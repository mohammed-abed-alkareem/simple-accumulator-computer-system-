==> flow/design.v <==
module RAM (
  input [6:0] address,
  input rd,
  input wr,
  input signed [15:0] data_in,
  input clk,
  output reg signed [15:0] data_out
);
reg [15:0] Memory [0:127];
initial begin 
	Memory[0]= 16'h1817;  
	Memory[1]= 16'h3818;  
	Memory[2]= 16'h3001;  
	Memory[3]= 16'h2819;  
	Memory[4]= 16'h1816;  
	Memory[5]= 16'h5815;  
	Memory[6]= 16'h3814;  
	Memory[7]= 16'h4005;  
	Memory[8]= 16'h6819;  
	Memory[9]= 16'h2819;  
	Memory[20]= 16'h0002 ;
	Memory[21]= 16'h0003 ;
	Memory[22]= 16'h0005 ;
	Memory[23]= 16'h0008 ;
	Memory[24]= 16'hFFFB ;  
	Memory[25] = 16'h0000;
end
always@(posedge clk) 
	begin
		if(wr)
			Memory[address] <= data_in;
		else if (rd)
			data_out <= Memory[address];
	end
endmodule
* Tool chain data of RAM *
Tool output for the design above, in the order of the flow.
Line numbers count from 1 in the design file above.
Library cell names are shortened.
Not given: n/a

set-up
  top module = RAM
  clock = clk
  standard-cell library = sky130hd
  timing corner = tt_025C_1v80

* Word-level counts *
Source: Yosys, flattened and elaborated, memories not mapped. Widths are those after wreduce. Registers that Yosys merges into a memory's read port (data or address) are not register bits. Print and check cells do not count. Equal cells are merged and count once.
Memory sizes are those after Yosys's memory passes, which may raise the word count (mostly to a power of two), join words into wider ones and drop unused or constant bits.

operators by class
  reductions and logical operators = 1
  mux-type cells = 3
  bitwise operators = 1

operator list
  cell                 count
  two-way mux 16 bit   1
  two-way mux 7 bit    1
  AND reduction 2 bit  1
  NOT 1 bit            1
  two-way mux 1 bit    1

storage and ports
  output and inout bits = 16
  clocked read ports x word width = 16
  memories kept = 1
  elaborated cells = 6
  register bits after elaboration = 0
  input bits = 26
  memory bits (writable) = 2,048

memory list
  name    depth  width  rd ports  write ports  line  text
  Memory  128    16     1         1            9     reg [15:0] Memory [0:127];

* Longest topological paths *
Longest topological path by Yosys (ltp), each cell counted once; first at word level (registers and memories cut), then after technology mapping (sequential cells cut; the memories' decode and read muxes count).

logic depth
  word-level depth = 2
  ABC_AREA = 1
  depth in mapped cells = 17
  mapped depth without buffers = 13

* Synthesis result *
Source: synth_stat.txt of the flow (Yosys; design flattened, memories mapped). It holds for the ABC_AREA given above (unset counts as 0); a run with the other value may have another netlist.

synthesis totals
  buffer cells = 434
  synthesis area = 87,241.2 sq um
  standard cells after synthesis = 8,622
  flip-flop cells = 2,064
  area of sequential cells = 61,979.4 sq um

cell types
  type      count
  edfxtp_1  2,064
  nand2_1   5,669
  buf_2     275
  nor2_1    326
  clkbuf_1  86
  inv_1     69
  buf_6     16
  buf_1     38
  buf_4     19
  nand3_1   26
  or2_2     9
  a21oi_1   6
  o211ai_1  4
  nor2_4    2
  o21ai_0   3
  or2_1     2
  clkinv_1  2
  inv_2     2

Not listed: further types 4, cells in them 4.

* Worst setup path after synthesis *
OpenSTA on the mapped netlist: ideal clock, no wires. The path of least setup slack (recovery checks aside). Input and output delay are each 20% of the period. Register names are those of the netlist, which keeps one name where synthesis merged equal registers.

timing path after synthesis
  path type = input port to flip-flop
  start point = in address[1]
  end point = mem Memory[104][0]
  driving pins on the path = 9
  input delay = 0.722 ns
  required time = 3.222 ns
  path delay = 2.199 ns
  slack = 0.689 ns
  clock period = 3.61 ns
  buffers on the path = 4
  data arrival time = 2.533 ns
  library setup time = 0.388 ns
  time at the first pin = 0.722 ns
  period reached after synthesis = 2.921 ns

"path delay" = arrival - input delay + setup time.
"driving pins on the path" counts driving pins, that of a launching flip-flop among them; a cell with two outputs on the path counts twice.
"period reached after synthesis" is the clock period less the worst setup slack; recovery checks do not enter. This is arithmetic on one report: input and output delays are still those of the set period (20% each).
The rows between start and end are the longest chain of elaborated cells between them; the timing report does not say that the signal goes this way. Where chains are equally long, one stands for them.
Each line given opens the expression or statement behind the cell; cells for indexed reads and writes are added by Yosys, which also makes memories of some case tables.

between the ends, after synthesis
  cells stage by stage = buf_2 buf_6 buf_6 nor2_2 inv_1 nor2_1 nand2_1 buf_2 nor2_1
  cells in the longest elaborated chain = 1
  elaborated cells between the ends (all ways) = 1
  RTL lines with such cells = 1
  classes of those cells = mux (1)

ends and longest elaborated chain, after synthesis
  element            line  text
  from (decl)        2     input [6:0] address,
  two-way mux 7 bit  30    if(wr)
  to (decl)          9     reg [15:0] Memory [0:127];

* Path in the finished layout *
Path of least setup slack in the final report of stored run 1 (OpenROAD, finished layout, wires in). Where an end is a register, its clock arrival counts in the times.

timing path post-layout
  path type = input port to flip-flop
  start point = in address[5]
  end point = mem Memory[27][9]
  slack = 0.49 ns
  required time = 3.86 ns
  data arrival time = 3.37 ns
  clock period = 3.41 ns
  driving pins on the path = 7
  time at the first pin = 0.68 ns
  library setup time = 0.28 ns
  buffers on the path = 2
  input delay = 0.68 ns

The rows between start and end are the longest chain of elaborated cells between them; the timing report does not say that the signal goes this way. Where chains are equally long, one stands for them.

between the ends, post-layout
  cells stage by stage = clkdlybuf4s50_1 nor2_1 clkinv_1 nor2_1 inv_1 nor2_1 buf_12
  cells in the longest elaborated chain = 1
  elaborated cells between the ends (all ways) = 1
  RTL lines with such cells = 1
  classes of those cells = mux (1)

ends and longest elaborated chain, post-layout
  element            line  text
  from (decl)        2     input [6:0] address,
  two-way mux 7 bit  30    if(wr)
  to (decl)          9     reg [15:0] Memory [0:127];

Lab notebook: RAM

Stored flow runs of RAM (2 of them; Yosys, OpenROAD, sky130hd). They differ in their settings and are not a sequence. Constraints: input delay and output delay 20% of the set period each, output load 0.01 pF.
"achieved clock period" = clock period - worst setup slack. The figure is calculated, with input and output delays left at 20% of the set period.
"worst setup path time" = time allowed to the worst setup path (clock period - input delay - output delay, where it has them) - its slack; a late launch clock adds to it, a late capture clock takes from it.
"power" is the tool's figure for a default switching activity; nothing was simulated.

Stored run 1
==> flow/run.sh <==
#!/bin/bash
# the make line also repeats the synthesis and layout settings of config.mk as NAME=value (left out here)
make -C /OpenROAD-flow-scripts/flow DESIGN_CONFIG=/design/flow/config.mk WORK_HOME=/design/flow/orfs CLKGATE_MAP_FILE= finish
==> flow/config.mk <==
export PLATFORM = sky130hd
export DESIGN_NAME = RAM
export DESIGN_NICKNAME = RAM
export VERILOG_FILES = /design/flow/design.v
export SDC_FILE = /design/flow/constraint.sdc
export NUM_CORES = 4
export LEC_CHECK = 0
export ABC_AREA = 1
export CAP_MARGIN = 15
export CORE_MARGIN = 10
export CORE_UTILIZATION = 49
export CTS_CLUSTER_DIAMETER = 100
export CTS_CLUSTER_SIZE = 32
export HOLD_SLACK_MARGIN = 0.28
export PLACE_DENSITY = 0.44
export SETUP_SLACK_MARGIN = 0.47
export SLEW_MARGIN = 20
==> flow/constraint.sdc <==
create_clock -name core_clock -period 3.41 [get_ports {clk}]
set_input_delay 0.6820 -clock core_clock [delete_from_list [all_inputs] [get_ports {clk}]]
set_output_delay 0.6820 -clock core_clock [all_outputs]
set_load 0.01 [all_outputs]

==> results of stored run 1 <==
chip area after synthesis (Yosys): 87,241.2 sq um
die area: 195,320.0 sq um
standard-cell area of the final layout: 95,377.7 sq um
utilization: 54.0 %
worst setup slack after layout: 0.494 ns
total negative slack: 0.000 ns
worst hold slack: 0.367 ns
power: 43.730 mW
achieved clock period: 2.916 ns
worst setup path time: 2.23 ns
worst setup path kind: input port to flip-flop

Stored run 2
==> flow/run.sh <==
#!/bin/bash
# the make line also repeats the synthesis and layout settings of config.mk as NAME=value (left out here)
make -C /OpenROAD-flow-scripts/flow DESIGN_CONFIG=/design/flow/config.mk WORK_HOME=/design/flow/orfs CLKGATE_MAP_FILE= finish
==> flow/config.mk <==
export PLATFORM = sky130hd
export DESIGN_NAME = RAM
export DESIGN_NICKNAME = RAM
export VERILOG_FILES = /design/flow/design.v
export SDC_FILE = /design/flow/constraint.sdc
export NUM_CORES = 4
export LEC_CHECK = 0
export CAP_MARGIN = 20
export CORE_MARGIN = 2
export CORE_UTILIZATION = 40
export SLEW_MARGIN = 20
==> flow/constraint.sdc <==
create_clock -name core_clock -period 3.39 [get_ports {clk}]
set_input_delay 0.6780 -clock core_clock [delete_from_list [all_inputs] [get_ports {clk}]]
set_output_delay 0.6780 -clock core_clock [all_outputs]
set_load 0.01 [all_outputs]

==> results of stored run 2 <==
chip area after synthesis (Yosys): 80,536.0 sq um
die area: 204,946.0 sq um
standard-cell area of the final layout: 95,939.5 sq um
utilization: 48.0 %
worst setup slack after layout: 0.457 ns
total negative slack: 0.000 ns
worst hold slack: 0.059 ns
power: 55.280 mW
achieved clock period: 2.933 ns
worst setup path time: 2.25 ns
worst setup path kind: input port to flip-flop
