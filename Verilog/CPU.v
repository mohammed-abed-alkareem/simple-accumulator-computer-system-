==> flow/design.v <==
module CPU (
	input signed [15:0] Mem_Data ,
	input clk ,
	output reg [6:0] Mem_Address ,
	output reg rd , wr, 
	output reg signed[15:0] Data_Out ,
	output reg fZ,
	output reg fO,
	output reg fN,
	output reg fC  
	);
reg signed [15:0] AC;  
reg [6:0] PC;   
reg [15:0] IR;  
reg [6:0] MAR;  
reg signed [15:0] MBR;  
reg [4:0] state;  
parameter Load = 1, Store = 2, ADD = 3, Sub = 4, Mul = 5, Div = 6, Branch = 7, BRZ = 8;
initial begin  
PC = 0;
AC=0; 
state = 0; 
fZ = 0;
fO = 0;
fN = 0;
fC = 0;
end
reg [15:0] tempResult;
always @(posedge clk) 
    begin
	case(state)
		0: begin 
			MAR <= PC ;
			state = 1 ;
		   end	
		1: begin
		    Mem_Address<= MAR[6:0];
		    rd = 1 ;
		    wr = 0 ;
			PC <= PC + 1 ;  
			state = 2;	
		   end
		2: state = 3; 
        3: begin 
		    MBR<= Mem_Data ;
		    state = 4;
		   end
		4: begin 
		    IR = MBR;
		    state = 5;
		   end
		5: begin
			if(IR[15:12]!=Store && IR[15:12]!=Branch && IR[15:12]!=BRZ && IR[11]!=0 )
                begin
                 MAR <= IR[6:0] ;
                 state = 6;
                end
		    else 
		        state = 8;	
		   end
		6: begin
		    Mem_Address<= MAR;
		    rd = 1;
		    wr = 0;
		    state = 7;
		   end
		7: state = 8;
		8: begin
            if(IR[15:12] == Store)
                begin 
                 MBR<= AC;
                 MAR <= IR[6:0];
                end
		    else if(IR[15:12]!=Store && IR[15:12]!=Branch && IR[15:12]!=BRZ)
		        MBR<= Mem_Data ;
		    state = 9;
		   end
		9: begin
            state = 0;  
            if(IR[15:12] == Load)
                begin
                 AC <= MBR;
                end
            else if(IR[15:12] == Store)
                begin
                 Mem_Address<= MAR[6:0];
                 Data_Out <= AC;
                 rd= 0 ; 
                 wr = 1;
                end
            else if(IR[15:12] == ADD)
                begin
                if(IR[11]==1)
                    begin
                     if(MBR> 0 && AC>0)   
                        begin
                         {fC , AC} <= AC + MBR;  
                         if (AC <= 0)
                             fO = 1 ;
                        end
                    else if(MBR < 0 && AC < 0)
                        begin 
                        {fC , AC} <= AC + MBR;  
                        if (AC>=0)
                            fO = 1 ;
                        end
                    else 
                        {fC , AC} <= AC + MBR;  
                    if(AC == 0)  
                        fZ = 1;
                    else 
						fZ=0;
                    if(AC < 0)  
                        fN = 1;
                    end
                else
                    begin
                        if(IR[10:0]> 0 && AC>0)
                            begin   
                                {fC , AC} <= AC + IR[10:0];  
                                if (AC<=0)
                                    fO = 1 ;
                            end
                        else if(IR[10:0]< 0 && AC<0)
                            begin 
                                {fC , AC} <= AC + IR[10:0];  
                                if (AC>=0)
                                    fO = 1 ;
                            end
                        else 
                            {fC , AC} <= AC + IR[10:0];  
                        if(AC == 0)  
                        fZ = 1;
                        else 
						fZ=0;
                        if(AC < 0)  
                        fN = 1;  
                        else 
								fN=0;   
                    end
                end
            else if(IR[15:12] == Sub)
                begin
                    if(IR[11] == 1)
                        begin
                            if(MBR< 0 && AC>0)
                                begin   
                                    {fC , AC} <= AC - MBR; 
                                    if (AC <= 0)
                                        fO = 1;
                                end
                            else if(MBR> 0 && AC<0)
                                begin 
                                    {fC , AC} <= AC - MBR;  
                                    if (AC >= 0)
                                        fO = 1;
                                end
                            else 
                                {fC , AC} <= AC - MBR; 
                            if(AC == 0)  
                            fZ = 1;
                            else 
								fZ=0;
                            if(AC < 0) 
                            fN = 1;
                            else 
								fN=0;
                        end
                    else 
                        begin
                            if(IR[10:0] < 0 && AC > 0)
                                begin   
                                    {fC , AC} <= AC - IR[10:0]; 
                                    if (AC <= 0)
                                        fO = 1; 
                                end
                            else if(IR[10:0] > 0 && AC < 0)
                                begin 
                                    {fC , AC} <= AC - IR[10:0];  
                                    if (AC >= 0)
                                        fO = 1;
                                end
                            else 
                                {fC , AC} <= AC - IR[10:0];  
                            if(AC == 0)  
                                fZ = 1;
                            else 
								fZ=0;
                            if(AC < 0)  
                                fN = 1;
                            else 
								fN=0;
                        end
                end
            else if(IR[15:12] == Mul)
                begin
                    if(IR[11] == 1)
                        begin
                            {tempResult , AC} <= AC * MBR;	 
                            if({tempResult , AC} != AC)
                                fO = 1;
                            if(AC == 0)  
                                fZ = 1;
                            else 
								fZ=0;
                            if(AC < 0) 
                                fN = 1;
                            else 
								fN=0;    
                        end
                    else 
                        begin
                            {tempResult , AC} <= AC *  IR[10:0];	 
                            if({tempResult , AC} != AC)
                                fO = 1;
                            if(AC == 0)  
                                fZ = 1;
                            else 
								fZ=0;
                            if(AC < 0)  
                                fN = 1;
                            else 
								fN=0;
                        end
                end
            else if(IR[15:12] == Div)
                begin
                    if(IR[11] == 1)
                        begin
                            AC <= AC / MBR;
                            if(AC == 0)
                                fZ = 1;
                             else 
								fZ=0;
                             if(AC < 0)  
                                fN = 1;
                            else 
								fN=0;    
                        end
                    else 
                        begin
                            AC <= AC / IR[10:0];
                            if(AC == 0)  
                                fZ = 1;
                             else 
								fZ=0;
                            if(AC < 0)  
                                fN = 1;
                            else 
								fN=0;    
                        end
                end
            else if(IR[15:12] == Branch)
                begin
                    PC <= IR[6:0];
                end
            else if(IR[15:12] == BRZ)
                begin
                    if(fZ == 1)
                        PC <= IR[6:0];
                end     
           end
    endcase
	end
endmodule	
Reports on CPU
Tool output for the design above, in the order of the flow.
Lines are those of the file above, counted from 1.
Operators: Yosys type, input widths -> output width; for muxes data width and select width s.
Library cell names are shortened.
A cell with - has no value.
- design top: CPU
- clock: clk
- cell library: sky130hd
- timing corner: tt_025C_1v80

Word level
Yosys after proc, flatten, opt, wreduce and memory -nomap, before mapping. Memory bits, and registers merged into a memory's read port (data or address), are not among the register bits. Print and check cells are not counted. Equal cells are merged and count once.
- noted flip-flop bits (word level): 112
- output and inout port bits: 29
- noted input port bits: 17
- mux-type cells at 70
- div/mod/pow operators at 2
- noted bitwise logic cells: 4
- reduce/logical cells: 36
- eq/ne operators at 38
- noted $add $sub $neg: 5
- multiply operators at 2
- noted magnitude comparators: 8
- operators by type and width (kind ; count):
    $mul 16x16->32 ; 1
    $mul 16x11->27 ; 1
    $div 16x16->16 ; 1
    $mux 16 ; 13
    $div 16x11->16 ; 1
    $mux 7 ; 13
    $pmux 5 s10 ; 1
    $mux 1 ; 36
    $gt 16x1->1 const B ; 2
    $lt 16x1->1 const B ; 2
    $pmux 16 s2 ; 1
    $pmux 7 s2 ; 2
    $pmux 7 s3 ; 1
    $ne 2x2->1 const B ; 10
    $eq 5x3->1 const B ; 4
    $reduce_and 9->1 ; 2
    $add 16x11->17 ; 1
    $sub 16x11->17 ; 1
    $add 16x16->17 ; 1
    $sub 16x16->17 ; 1
    $ge 16x1->1 const B ; 1
    $le 16x1->1 const B ; 1
    $logic_not 16->1 ; 1
    $reduce_bool 16->1 ; 1
    $eq 4x3->1 const B ; 4
    $reduce_and 3->1 ; 4
    $ne 4x2->1 const B ; 3
    $logic_and 1x1->1 ; 11
Other operator kinds: 28; their cells: 44.

Longest topological paths
Yosys ltp: most cells in a row. Word level: on the elaborated netlist, between registers, memories and ports. Mapped: between sequential cells and ports; inverters and the memories' decode and read muxes count.
- noted depth in word-level cells: 10
- ABC_AREA at 0
- noted gate-level depth with buffers: 171

After synthesis
Yosys stat after the flow's synthesis: flattened, memories mapped to cells. It holds for the ABC_AREA given above (unset counts as 0); a run with the other value may have another netlist.
Totals and module areas in this step are rounded.
- cells by type (type ; count ; area in all (µm²)):
    fa_1 ; 391 ; 7.83E+03
    ha_1 ; 360 ; 4504.32
    edfxtp_1 ; 111 ; 3.33E+03
    inv_1 ; 505 ; 1.9E+03
    nand2_1 ; 407 ; 1.53E+03
    xnor2_1 ; 133 ; 1.16E+03
    nor2_1 ; 251 ; 942.154
    a21oi_1 ; 187 ; 935.898
    and2_1 ; 127 ; 794.512
    o21ai_0 ; 135 ; 675.648
    xor2_1 ; 64 ; 560.538
    mux2_2 ; 48 ; 540.518
    nor3_1 ; 107 ; 535.514
    clkbuf_1 ; 135 ; 506.736
    o21a_1 ; 64 ; 480.461
    a21o_1 ; 52 ; 390.374
    mux2i_1 ; 32 ; 320.307
    nand3_1 ; 58 ; 290.278
Other cell types: 76; their cells: 614.
- noted cell area after synthesis: 32000 µm²
- flip-flop cells: 111
- sequential area at 3300 µm²
- buffers at 175
- cells in the netlist at 3781

Path before layout
OpenSTA on the mapped netlist: ideal clock, no wires. The path of least setup slack (recovery checks aside). Input and output delay are each 20% of the period. Register names are those of the netlist, which keeps one name where synthesis merged equal registers.
- kind: reg-to-reg
- start point: reg IR[11]
- end point: reg AC[10]
- noted launch time at the first pin: 0.000 ns
- clock period: 43.4 ns
- arrival time: 35.994 ns
- buffers on the path at 16
- noted path slack: 7.145 ns
- stages on the path: 156
- path delay: 36.255 ns
- period reached after synthesis: 36.255 ns
"path delay" = arrival - input delay + setup time.
"stages on the path": output pins that drive a net of the path, with the launching flip-flop's if there is one; two outputs of one cell count as two.
"period reached after synthesis" is the clock period less the worst setup slack; recovery checks do not enter. This is arithmetic on one report: input and output delays are still those of the set period (20% each).
At most two assigning lines are given for a register; there are more.
- cells stage by stage: edfxtp_1 buf_2 clkbuf_1 buf_6 buf_6 clkbuf_1 buf_1 clkbuf_1 mux2i_1 ha_1 or4b_1 a222oi_1 nor4_1 a211oi_2 o211a_1 nand3_1 nor2_1 mux2i_1 [120 not listed] o21ai_0 a21boi_0 o2111a_1 o41ai_1 o21bai_1 a21oi_1 xnor2_1 mux2_2 ha_1 a21o_1 a221oi_1 and2_1 ha_1 nand4_1 nor3_1 mux2i_1 nor4_1 o32a_1
- elaborated cells between the ends (all ways) at 10
- classes of those cells: 10 x mux
- ends and longest elaborated chain, post-synthesis (item ; RTL line ; text):
    start, declared ; 14 ; reg [15:0] IR;
    start, assigned ; 49 ; IR = MBR;
    end, assigned ; 230 ; AC <= AC / MBR;
    end, assigned ; 242 ; AC <= AC / IR[10:0];
    end, declared ; 12 ; reg signed [15:0] AC;
No chain of elaborated cells between the ends is given.

Path in the finished layout
From the final timing report of stored run 1: the path of least setup slack in the routed layout; clock arrival at registers is part of the times.
- kind: reg-to-reg
- start point: reg MBR[0]
- end point: reg AC[10]
- stages on the path: 145
- arrival time: 38.74 ns
- clock period: 41.7 ns
- buffers on the path at 6
- noted path slack: 3.13 ns
- noted launch time at the first pin: 0.41 ns
Between the ends stands the longest chain of elaborated cells between them, by number of cells; it is not shown to be the way that was timed. Of several equally long chains one is given.
Each line given opens the expression or statement behind the cell; cells for indexed reads and writes are added by Yosys, which also makes memories of some case tables.
At most two assigning lines are given for a register; there are more.
- cells stage by stage: edfxtp_1 buf_4 mux2i_2 buf_4 ha_1 or4b_1 a222oi_1 buf_4 a41oi_1 o211ai_2 and4_1 buf_4 nand3_1 nor2_1 mux2i_1 ha_1 o21a_1 o21ai_0 [109 not listed] o21ai_0 a21boi_0 o2111a_1 o41ai_1 o21bai_1 a21oi_1 xnor2_1 mux2_2 ha_1 a21o_1 a221oi_1 and2_1 ha_1 nand4_1 nor3_1 mux2i_1 nor4_1 o32a_1
- cells in the longest elaborated chain at 8
- elaborated cells between the ends (all ways) at 14
- classes of those cells: 2 x add/sub; 1 x mul; 1 x div; 10 x mux
- ends and longest elaborated chain, after layout (item ; RTL line ; text):
    start, declared ; 16 ; reg signed [15:0] MBR;
    start, assigned ; 45 ; MBR<= Mem_Data ;
    start, assigned ; 75 ; MBR<= Mem_Data ;
    $div 16x16->16 ; 230 ; AC <= AC / MBR;
    $mux 16 ; 228 ; if(IR[11] == 1)
    $mux 16 ; 226 ; else if(IR[15:12] == Div)
    $mux 16 ; 195 ; else if(IR[15:12] == Mul)
    $mux 16 ; 142 ; else if(IR[15:12] == Sub)
    $mux 16 ; 91 ; else if(IR[15:12] == ADD)
    $mux 16 ; 84 ; else if(IR[15:12] == Store)
    $mux 16 ; 80 ; if(IR[15:12] == Load)
    end, assigned ; 230 ;
    end, assigned ; 242 ; AC <= AC / IR[10:0];
    end, declared ; 12 ; reg signed [15:0] AC;

Ticket comment

Measured data: module CPU, platform sky130hd, 2 stored runs of the flow under differing settings, order arbitrary. Input and output delays are each 20% of the period that was set; the output load is 0.01 pF.
"period achieved" = clock period - worst setup slack. The figure is calculated, with input and output delays left at 20% of the set period.
Measured values are rounded.

Stored run 1

==> flow/run.sh <==
#!/bin/bash
# the make line also repeats the synthesis and layout settings of config.mk as NAME=value (left out here)
make -C /OpenROAD-flow-scripts/flow DESIGN_CONFIG=/design/flow/config.mk WORK_HOME=/design/flow/orfs CLKGATE_MAP_FILE= finish
==> flow/config.mk <==
export PLATFORM = sky130hd
export DESIGN_NAME = CPU
export DESIGN_NICKNAME = CPU
export VERILOG_FILES = /design/flow/design.v
export SDC_FILE = /design/flow/constraint.sdc
export NUM_CORES = 4
export LEC_CHECK = 0
export CAP_MARGIN = 20
export CORE_MARGIN = 2
export CORE_UTILIZATION = 25
export SLEW_MARGIN = 20
==> flow/constraint.sdc <==
create_clock -name core_clock -period 41.7 [get_ports {clk}]
set_input_delay 8.3400 -clock core_clock [delete_from_list [all_inputs] [get_ports {clk}]]
set_output_delay 8.3400 -clock core_clock [all_outputs]
set_load 0.01 [all_outputs]

Measured in stored run 1:
- synthesized cell area: 32,000 µm²
- utilization in the final report at 27 %
- noted the die outline area: 130,000 µm²
- post-route setup TNS at 0.000 ns
- noted the standard-cell area after layout: 34,000 µm²
- noted the period achieved: 38.573 ns
- worst setup slack after layout at 3.1 ns

Stored run 2

==> flow/run.sh <==
#!/bin/bash
# the make line also repeats the synthesis and layout settings of config.mk as NAME=value (left out here)
make -C /OpenROAD-flow-scripts/flow DESIGN_CONFIG=/design/flow/config.mk WORK_HOME=/design/flow/orfs CLKGATE_MAP_FILE= finish
==> flow/config.mk <==
export PLATFORM = sky130hd
export DESIGN_NAME = CPU
export DESIGN_NICKNAME = CPU
export VERILOG_FILES = /design/flow/design.v
export SDC_FILE = /design/flow/constraint.sdc
export NUM_CORES = 4
export LEC_CHECK = 0
export CAP_MARGIN = 20
export CELL_PAD_IN_SITES_DETAIL_PLACEMENT = 2
export CORE_ASPECT_RATIO = 0.85
export CORE_MARGIN = 2
export CORE_UTILIZATION = 64
export CTS_CLUSTER_DIAMETER = 100
export MAX_ROUTING_LAYER = met5
export MIN_ROUTING_LAYER = met1
export PLACE_DENSITY_LB_ADDON = 0.23
export SETUP_SLACK_MARGIN = 3.4
export SLEW_MARGIN = 10
==> flow/constraint.sdc <==
create_clock -name core_clock -period 32.3 [get_ports {clk}]
set_input_delay 6.4600 -clock core_clock [delete_from_list [all_inputs] [get_ports {clk}]]
set_output_delay 6.4600 -clock core_clock [all_outputs]
set_load 0.01 [all_outputs]

Stored run 2: did not finish, placement stopped with DPL-0033.
